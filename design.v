==> flow/design.v <==
module controlUnit(input [10:0] Instr,
                   input BeqFlag,
                   output  [1:0] AdrRd,
                   output  [1:0] AdrRa,
                   output  reg [1:0] AdrRb,
                   output  [3:0] imm,
                   output [6:0] Adr,
                   output reg[1:0] ALUControl,
                   output reg MemToReg, MemWrite, RegWrite, ALUSrc, J,initRd,
                   output Beq);
  reg Beq_;
  always @(*) begin
    case(Instr[10:8]) 
      3'b000: begin
        	MemToReg=1'b0;MemWrite=1'b0;RegWrite=1'b1; ALUSrc=1'b0; Beq_=1'b0; J=1'b0; ALUControl = Instr[1:0]; AdrRb = Instr[3:2];initRd=1'b0;
      end
      3'b001: begin
       	 MemToReg=1'b0;MemWrite=1'b0;RegWrite=1'b1; ALUSrc=1'b1; Beq_=1'b0; J=1'b0; ALUControl=2'b00;  AdrRb = Instr[3:2];initRd=1'b0;
      end
      3'b010: begin
        MemToReg=1'b1;MemWrite=1'b0;RegWrite=1'b1; ALUSrc=1'b1; Beq_=1'b0; J=1'b0; ALUControl=2'b00;  AdrRb = Instr[3:2];initRd=1'b0;
      end
      3'b011: begin
        MemToReg=1'b0;MemWrite=1'b1;RegWrite=1'b0; ALUSrc=1'b1; Beq_=1'b0; J=1'b0; ALUControl=2'b00;  AdrRb = Instr[7:6];initRd=1'b0;
      end
      3'b100: begin
        MemToReg=1'b0;MemWrite=1'b0;RegWrite=1'b0; ALUSrc=1'b1; Beq_=1'b1; J=1'b0; ALUControl=2'b00;  AdrRb = Instr[3:2];initRd=1'b0;
      end
      3'b101: begin
         MemToReg=1'b0;MemWrite=1'b0;RegWrite=1'b0; ALUSrc=1'b0; Beq_=1'b0; J=1'b1; ALUControl=2'b00;  AdrRb = Instr[3:2];initRd=1'b0;
      end
      3'b110: begin
        MemToReg=1'b0;MemWrite=1'b0;RegWrite=1'b1; ALUSrc=1'b0; Beq_=1'b0; J=1'b0; ALUControl=2'b00;  AdrRb = Instr[3:2]; initRd=1'b1;initRd=1'b1;
      end 
      default:  begin
        MemToReg=1'b0;MemWrite=1'b0;RegWrite=1'b0; ALUSrc=1'b0; Beq_=1'b0; J=1'b0; ALUControl=2'b00;  AdrRb = Instr[3:2];initRd=1'b0;
      end
    endcase
  end 
   assign Beq = Beq_ &  BeqFlag; 
  assign AdrRd = Instr[7:6];
    assign AdrRa = Instr[5:4];
  assign imm = Instr[3:0];
    assign Adr = Instr[6:0];
    endmodule
module ALU(input [3:0] SrcA, SrcB,
           input [1:0] ALUControl,
           output reg [3:0] ALUResult,
           output reg BeqFlag);
  wire [3:0] condinvb;
  wire [4:0] sum;
 assign condinvb = ALUControl[0] ? ~{1'b0,SrcB} :{1'b0,SrcB};
  assign sum = {1'b0,SrcA} + condinvb + ALUControl[0];
  always @(*)
  begin 
    case(ALUControl)
      2'b01: ALUResult = sum[3:0];
      2'b00: ALUResult = sum[3:0]; 
     2'b10: ALUResult = SrcA & SrcB;
     2'b11: ALUResult = SrcA | SrcB;
    endcase
    case(ALUResult)
      8'h00: BeqFlag = 1'b1; 
      default: BeqFlag = 1'b0;
    endcase
  end 
endmodule      
module adder #(parameter WIDTH=8)
  (input [WIDTH-1:0] a,b,
   output [WIDTH-1:0] y);
  assign y=a+b;
endmodule
module regfile( input clk,
		input RegWrite,
               input  [3:0] Rd,
               output [3:0] Ra, Rb,
               input  [1:0] AdrRd,
                   input  [1:0] AdrRa,
                   input  [1:0] AdrRb);
  reg [3:0] rf[3:0]; 
always @(posedge clk)
  begin
    if (RegWrite) rf[AdrRd]<=Rd;
  end
  assign Ra=rf[AdrRa];
  assign Rb=rf[AdrRb];
endmodule
module extendJ(input [6:0] Adr,
               output [7:0] Adrx2);
  assign Adrx2={Adr,1'b0};
endmodule
module extendImm(input [3:0] imm,
                 output [7:0] imm8);
  assign imm8={4'b0,imm};
endmodule
module pcmux(input [7:0] PCplusImm,Adrx2,PCplus1,
             input [1:0] BJ,
             output reg[7:0] PC);
  always @(*) begin
    case(BJ)
      2'b10: PC=PCplusImm;
      2'b01: PC=Adrx2;
      default: PC=PCplus1;
    endcase
  end
endmodule
module flopenr #(parameter WIDTH = 4)
  (input clk,reset,en,
   input [WIDTH-1:0] d,
   output reg [WIDTH -1:0] q);
  always @(posedge clk, posedge reset)
    begin
    if (reset) q<=0;
  else if (en) q<=d;
    end
endmodule
module flopr #(parameter WIDTH = 4)
  (input clk,reset,
   input [WIDTH-1:0] d,
   output reg [WIDTH -1:0] q);
  always @(posedge clk, posedge reset)
    begin
    if (reset) q<=0;
  else  q<=d;
    end
endmodule
module datapath(   input clk,reset,
  				   output BeqFlag,
                   input  [1:0] AdrRd,
                   input  [1:0] AdrRa,
                   input  [1:0] AdrRb,
                   input  [3:0] imm,
                   input [6:0] Adr,
                   input [1:0] ALUControl,
                   input MemToReg, MemWrite, RegWrite, ALUSrc, J,
                   input Beq,
                output [7:0] PC, 
                output [3:0] ALUResult, WriteData,
                input [3:0] ReadData,
               input initRd);
  wire BeqFlag_preclk;
  wire [7:0] PCplusImm,Adrx2,PCplus1,PCpre,imm8;
  wire [1:0] BJ;
  wire [3:0] Result,Ra;
  wire [3:0] SrcB;
  wire [3:0] Result_;
  assign BJ={Beq,J};
  pcmux Pcmux (.PCplusImm(PCplusImm),.Adrx2(Adrx2),.PCplus1(PCplus1),.BJ(BJ),.PC(PCpre));
  flopr #(8) PCreg (.clk(clk),.reset(reset), .d(PCpre),.q(PC) );
  adder adder1(.a(PC),.b(imm8),.y(PCplusImm));
  adder adder2(.a(PC), .b(8'b1),.y(PCplus1));
  extendImm extendImm(.imm(imm), .imm8(imm8));
  extendJ extendJ(.Adr(Adr), .Adrx2(Adrx2));
  regfile regfile( .clk(clk),.RegWrite(RegWrite),.Rd(Result),.Ra(Ra), .Rb(WriteData), .AdrRd(AdrRd),.AdrRa(AdrRa), .AdrRb(AdrRb) );
  assign SrcB=(ALUSrc==1'b1) ? imm :WriteData;
  ALU  ALU(.SrcA(Ra), .SrcB(SrcB), .ALUControl(ALUControl), .ALUResult (ALUResult),.BeqFlag(BeqFlag_preclk) );
  flopr #(1) flagreg(.clk(clk), .reset(reset), .d(BeqFlag_preclk), .q(BeqFlag) );
  assign Result_ = (MemToReg==1'b1) ? ReadData : ALUResult;
  assign Result = (initRd==1'b1) ? imm : Result_;
endmodule
module processor(input clk, reset,
                 output [7:0] PC,
                 input [10:0] Instr,
                 output MemWrite,BeqFlag,
                 output [3:0] ALUResult,WriteData,
                 input [3:0] ReadData,
                 output [1:0] ALUControl,
                 output  [1:0] AdrRd,
                 output [1:0] AdrRa,
                 output  [1:0] AdrRb,
                output Beq);
    wire MemToReg, MemWrite, RegWrite, ALUSrc, J, initRd;
  wire  [3:0] imm;
  wire [6:0] Adr;
  controlUnit cu(.Instr(Instr), .BeqFlag(BeqFlag),.AdrRd(AdrRd),.AdrRa(AdrRa), .AdrRb(AdrRb),.imm(imm),.Adr(Adr),.ALUControl(ALUControl),.MemToReg(MemToReg), .MemWrite(MemWrite), .RegWrite(RegWrite), .ALUSrc(ALUSrc), .J(J), .Beq(Beq), .initRd(initRd) );
  datapath dp( .clk(clk),.reset(reset),.BeqFlag(BeqFlag),.AdrRd(AdrRd), .AdrRa(AdrRa), .AdrRb(AdrRb), .imm(imm), .Adr(Adr), .ALUControl(ALUControl), .MemToReg(MemToReg), .MemWrite(MemWrite), .RegWrite(RegWrite), .ALUSrc(ALUSrc), .J(J), .Beq(Beq), .PC(PC), .ALUResult(ALUResult), .WriteData(WriteData), .ReadData(ReadData) ,.initRd(initRd));
  endmodule
Tool chain data of processor
The steps from the RTL of processor to its reports follow in flow order.
Line numbers count from 1 in the design file above.
Operators carry their Yosys type and port widths (W data, S select, Z words).
{"block": "inputs", "top": "processor", "clock": "clk", "library": "sky130hd", "corner": "tt_025C_1v80"}

Word-level counts
Yosys after proc, flatten, opt, wreduce and memory -nomap, before mapping. Enables and synchronous resets that opt folds into registers are not counted as muxes. Memory bits, and registers merged into a memory's read port (data or address), are not among the register bits. Print and check cells are not counted. Equal cells are merged and count once.
Memory sizes are those after Yosys's memory passes, which may raise the word count (mostly to a power of two), join words into wider ones and drop unused or constant bits.
{"block": "classes", "add_sub_neg": 4, "n_mul": 0, "div_mod_pow": 0, "compare": 0, "n_eq": 11, "shifts": 0, "muxes": 19, "n_logic": 4, "n_reduce_logical": 6}
{"block": "ops", "operator": "$mux W4", "count": 5}
{"block": "ops", "operator": "$pmux W8 S2", "count": 1}
{"block": "ops", "operator": "$pmux W4 S3", "count": 1}
{"block": "ops", "operator": "$eq A3 B3 Y1 const B", "count": 3}
{"block": "ops", "operator": "$mux W1", "count": 9}
{"block": "ops", "operator": "$reduce_or A4 Y1", "count": 2}
{"block": "ops", "operator": "$add A8 B1 Y8 const B", "count": 1}
{"block": "ops", "operator": "$add A8 B4 Y8", "count": 1}
{"block": "ops", "operator": "$eq A2 B2 Y1 const B", "count": 3}
{"block": "ops", "operator": "$eq A3 B2 Y1 const B", "count": 2}
{"block": "ops", "operator": "$mux W2", "count": 3}
{"block": "ops", "operator": "$eq A2 B1 Y1 const B", "count": 2}
{"block": "ops", "operator": "$add A4 B1 Y4", "count": 1}
{"block": "ops", "operator": "$add A4 B4 Y4", "count": 1}
{"block": "ops", "operator": "$and A4 B4 Y4", "count": 1}
{"block": "ops", "operator": "$or A4 B4 Y4", "count": 1}
{"block": "ops", "operator": "$not A4 Y4", "count": 1}
{"block": "ops", "operator": "$logic_not A4 Y1", "count": 1}
{"block": "ops", "operator": "$eq A3 B1 Y1 const B", "count": 1}
{"block": "ops", "operator": "$logic_not A3 Y1", "count": 1}
{"block": "ops", "operator": "$logic_not A2 Y1", "count": 1}
{"block": "ops", "operator": "$reduce_or A2 Y1", "count": 1}
{"block": "ops", "operator": "$and A1 B1 Y1", "count": 1}
{"block": "word_totals", "reg_bits": 9, "latchBits": 0, "ram_bits": 16, "rom_bits": 0, "clocked_rd_ports_x_width": 0, "mem_count": 1, "in_bits": 17, "wordCells": 47}
{"block": "memory_table", "name": "dp.regfile.rf", "size": 4, "word_bits": 4, "read_ports": 2, "wr": 1, "line_no": 80, "text": "reg [3:0] rf[3:0];"}

Depth
Yosys ltp: most cells in a row. Word level: on the elaborated netlist, between registers, memories and ports. Mapped: between sequential cells and ports; inverters and the memories' decode and read muxes count.
{"block": "logic_depth", "depth_word": 12, "abc_area": 1, "ltp_mapped": 21}

Synthesis result
Source: synth_stat.txt of the flow (Yosys; design flattened, memories mapped). It holds for the ABC_AREA given above (unset counts as 0); a run with the other value may have another netlist.
{"block": "by_type", "cell": "sky130_fd_sc_hd__edfxtp_1", "count": 16, "area_total_um2": 480.461}
{"block": "by_type", "cell": "sky130_fd_sc_hd__nand2_1", "count": 69, "area_total_um2": 258.998}
{"block": "by_type", "cell": "sky130_fd_sc_hd__dfrtp_1", "count": 9, "area_total_um2": 225.216}
{"block": "by_type", "cell": "sky130_fd_sc_hd__inv_1", "count": 44, "area_total_um2": 165.158}
{"block": "by_type", "cell": "sky130_fd_sc_hd__nand3_1", "count": 22, "area_total_um2": 110.106}
{"block": "by_type", "cell": "sky130_fd_sc_hd__o21ai_0", "count": 16, "area_total_um2": 80.077}
{"block": "by_type", "cell": "sky130_fd_sc_hd__ha_1", "count": 6, "area_total_um2": 75.072}
{"block": "by_type", "cell": "sky130_fd_sc_hd__nor2_1", "count": 19, "area_total_um2": 71.318}
{"block": "by_type", "cell": "sky130_fd_sc_hd__a21oi_1", "count": 10, "area_total_um2": 50.048}
{"block": "by_type", "cell": "sky130_fd_sc_hd__xor2_1", "count": 5, "area_total_um2": 43.792}
{"block": "by_type", "cell": "sky130_fd_sc_hd__fa_1", "count": 2, "area_total_um2": 40.038}
{"block": "by_type", "cell": "sky130_fd_sc_hd__nand3_2", "count": 4, "area_total_um2": 40.038}
{"block": "by_type", "cell": "sky130_fd_sc_hd__nand2_2", "count": 6, "area_total_um2": 37.536}
{"block": "by_type", "cell": "sky130_fd_sc_hd__buf_4", "count": 4, "area_total_um2": 30.029}
{"block": "by_type", "cell": "sky130_fd_sc_hd__o21ai_2", "count": 3, "area_total_um2": 26.275}
{"block": "by_type", "cell": "sky130_fd_sc_hd__nand2_4", "count": 2, "area_total_um2": 22.522}
{"block": "by_type", "cell": "sky130_fd_sc_hd__nor3_1", "count": 4, "area_total_um2": 20.019}
{"block": "by_type", "cell": "sky130_fd_sc_hd__o21ai_1", "count": 4, "area_total_um2": 20.019}
Not listed: further types 14, cells in them 17.
{"block": "mapped", "cells": 262, "synth_area_um2": 1933.1, "ff_cells": 25, "buffers": 5}

Timing after synthesis
Source: OpenSTA report_checks on the synthesized netlist (no wires, ideal clock, input and output delay 20% of the period each), path of least setup slack; recovery checks are left aside. Register names are those of the netlist, which keeps one name where synthesis merged equal registers.
{"block": "synth_path", "kind": "input -> output", "from": "input Instr[10]", "to": "output ALUResult[2]", "tclk_ns": 5.91, "in_delay_ns": 1.182, "arrival_ns": 3.089, "required_time_ns": 4.728, "path_slack_ns": 1.639, "delay_ns": 1.907, "path_stages": 13, "n_path_buf": 0, "synth_period_reached_ns": 4.271}
"delay_ns" is the arrival time less input delay plus setup time.
A path that ends at an output port has no setup time.
"path_stages": output pins that drive a net of the path, with the launching flip-flop's if there is one; two outputs of one cell count as two.
"synth_period_reached_ns" = period - worst setup slack (recovery checks aside). The figure is calculated, with input and output delays left at 20% of the set period.
The rows between start and end are the longest chain of elaborated cells between them; the timing report does not say that the signal goes this way. Where chains are equally long, one stands for them.
Each line given opens the expression or statement behind the cell; cells for indexed reads and writes are added by Yosys, which also makes memories of some case tables.
A memory read counts as a cell of the chain, while the word-level depth stops at memories.
{"block": "synth_between", "cell_sequence": "sky130_fd_sc_hd__inv_2 > sky130_fd_sc_hd__nand3_4 > sky130_fd_sc_hd__o21ai_2 > sky130_fd_sc_hd__nand2_1 > sky130_fd_sc_hd__o21ai_2 > sky130_fd_sc_hd__nand2_1 > sky130_fd_sc_hd__o21ai_1 > sky130_fd_sc_hd__xor2_1 > sky130_fd_sc_hd__inv_1 > sky130_fd_sc_hd__fa_1 > sky130_fd_sc_hd__xor2_1 > sky130_fd_sc_hd__nand2_1 > sky130_fd_sc_hd__nand3_2", "elab_chain_cells": 9, "cone_cells": 23, "cone_lines": 8, "cone_classes": "2 x add/sub; 7 x eq/ne; 6 x mux; 3 x logic; 4 x reduce/logical; 1 x memory"}
{"block": "synth_rtl", "element": "from (decl)", "line_no": 163, "text": "input [10:0] Instr,"}
{"block": "synth_rtl", "element": "$eq A3 B2 Y1", "line_no": 13, "text": "case(Instr[10:8])"}
{"block": "synth_rtl", "element": "$mux W2", "line_no": 13}
{"block": "synth_rtl", "element": "$mem_v2 Z4 W4", "line_no": 80, "text": "reg [3:0] rf[3:0];"}
{"block": "synth_rtl", "element": "$mux W4", "line_no": 155, "text": "assign SrcB=(ALUSrc==1'b1) ? imm :WriteData;"}
{"block": "synth_rtl", "element": "$not A4 Y4", "line_no": 52, "text": "assign condinvb = ALUControl[0] ? ~{1'b0,SrcB} :{1'b0,SrcB};"}
{"block": "synth_rtl", "element": "$mux W4", "line_no": 52}
{"block": "synth_rtl", "element": "$add A4 B4 Y4", "line_no": 53, "text": "assign sum = {1'b0,SrcA} + condinvb + ALUControl[0];"}
{"block": "synth_rtl", "element": "$add A4 B1 Y4", "line_no": 53}
{"block": "synth_rtl", "element": "$pmux W4 S3", "line_no": 56, "text": "case(ALUControl)"}
{"block": "synth_rtl", "element": "to (decl)", "line_no": 165, "text": "output [3:0] ALUResult,WriteData,"}
Some nets on the timed path still bear RTL names; the line given drives or declares the net.
{"block": "synth_named_nets", "signal": "AdrRb[1]", "line_no": 13}
{"block": "synth_named_nets", "signal": "WriteData[1]", "line_no": 86, "text": "assign Rb=rf[AdrRb];"}

Timing after layout
Path of least setup slack in the final report of flow run A (OpenROAD, finished layout, wires in). Where an end is a register, its clock arrival counts in the times.
{"block": "layout_path", "kind": "input -> output", "from": "input Instr[10]", "to": "output ALUResult[2]", "tclk_ns": 3.08, "in_delay_ns": 0.62, "arrival_ns": 2.60, "required_time_ns": 2.46, "path_slack_ns": -0.14, "path_stages": 15, "n_path_buf": 2}
The rows between start and end are the longest chain of elaborated cells between them; the timing report does not say that the signal goes this way. Where chains are equally long, one stands for them.
A memory read counts as a cell of the chain, while the word-level depth stops at memories.
{"block": "layout_between", "cell_sequence": "sky130_fd_sc_hd__buf_12 > sky130_fd_sc_hd__clkinv_8 > sky130_fd_sc_hd__nand3_4 > sky130_fd_sc_hd__o21ai_4 > sky130_fd_sc_hd__nand2_2 > sky130_fd_sc_hd__o21ai_2 > sky130_fd_sc_hd__nand2_1 > sky130_fd_sc_hd__o21ai_2 > sky130_fd_sc_hd__xor2_1 > sky130_fd_sc_hd__inv_1 > sky130_fd_sc_hd__fa_2 > sky130_fd_sc_hd__xor2_1 > sky130_fd_sc_hd__nand2_1 > sky130_fd_sc_hd__nand3_2 > sky130_fd_sc_hd__buf_6", "elab_chain_cells": 9, "cone_cells": 23, "cone_lines": 8, "cone_classes": "2 x add/sub; 7 x eq/ne; 6 x mux; 3 x logic; 4 x reduce/logical; 1 x memory"}
{"block": "layout_rtl", "element": "from (decl)", "line_no": 163, "text": "input [10:0] Instr,"}
{"block": "layout_rtl", "element": "$eq A3 B2 Y1", "line_no": 13, "text": "case(Instr[10:8])"}
{"block": "layout_rtl", "element": "$mux W2", "line_no": 13}
{"block": "layout_rtl", "element": "$mem_v2 Z4 W4", "line_no": 80, "text": "reg [3:0] rf[3:0];"}
{"block": "layout_rtl", "element": "$mux W4", "line_no": 155, "text": "assign SrcB=(ALUSrc==1'b1) ? imm :WriteData;"}
{"block": "layout_rtl", "element": "$not A4 Y4", "line_no": 52, "text": "assign condinvb = ALUControl[0] ? ~{1'b0,SrcB} :{1'b0,SrcB};"}
{"block": "layout_rtl", "element": "$mux W4", "line_no": 52}
{"block": "layout_rtl", "element": "$add A4 B4 Y4", "line_no": 53, "text": "assign sum = {1'b0,SrcA} + condinvb + ALUControl[0];"}
{"block": "layout_rtl", "element": "$add A4 B1 Y4", "line_no": 53}
{"block": "layout_rtl", "element": "$pmux W4 S3", "line_no": 56, "text": "case(ALUControl)"}
{"block": "layout_rtl", "element": "to (decl)", "line_no": 165, "text": "output [3:0] ALUResult,WriteData,"}

Subject: processor on sky130hd, stored results

Hello all,

Measured data: module processor, platform sky130hd, 2 stored runs of the flow under differing settings, order arbitrary. Input and output delays are each 20% of the period that was set; the output load is 0.01 pF.
"worstPathTime_ns": the worst setup path's part of the clock period (all of it between registers, 20% less for each end at a port) less its slack. A launch clock that arrives late makes it longer, a capture clock that arrives late makes it shorter.
"total_power_uw": no workload was simulated; the value follows from the tool's default switching activity.

{"run": "flow run A", "settings": { "period_ns": 3.08, "CORE_UTILIZATION": 30, "PLACE_DENSITY": 0.44, "ABC_AREA": 1, "GPL_TIMING_DRIVEN": 0, "CAP_MARGIN": 20, "CORE_MARGIN": 2, "SLEW_MARGIN": 20 }, "results": { "synthesis_area_um2": 1933.1, "post_route_util_pct": 43.9, "worstPathTime_ns": 1.98, "worst_path_kind": "input -> output", "total_die_area_um2": 7101.4, "total_power_uw": 1365, "holdWs_ns": 0.596, "timing.setup.ws_ns": -0.137 }}
{"run": "flow run B", "settings": { "period_ns": 5.81, "CORE_UTILIZATION": 66, "SETUP_SLACK_MARGIN": 0.03, "PLACE_DENSITY_LB_ADDON": 0.29, "CORE_ASPECT_RATIO": 0.72, "CELL_PAD_IN_SITES_DETAIL_PLACEMENT": 1, "TNS_END_PERCENT": 85, "GPL_TIMING_DRIVEN": 1, "GPL_ROUTABILITY_DRIVEN": 1, "CTS_CLUSTER_SIZE": 98, "CTS_CLUSTER_DIAMETER": 98, "CAP_MARGIN": 20, "CORE_MARGIN": 2, "SLEW_MARGIN": 20 }, "outcome": "did not finish, placement stopped with DPL-0033"}

Thanks
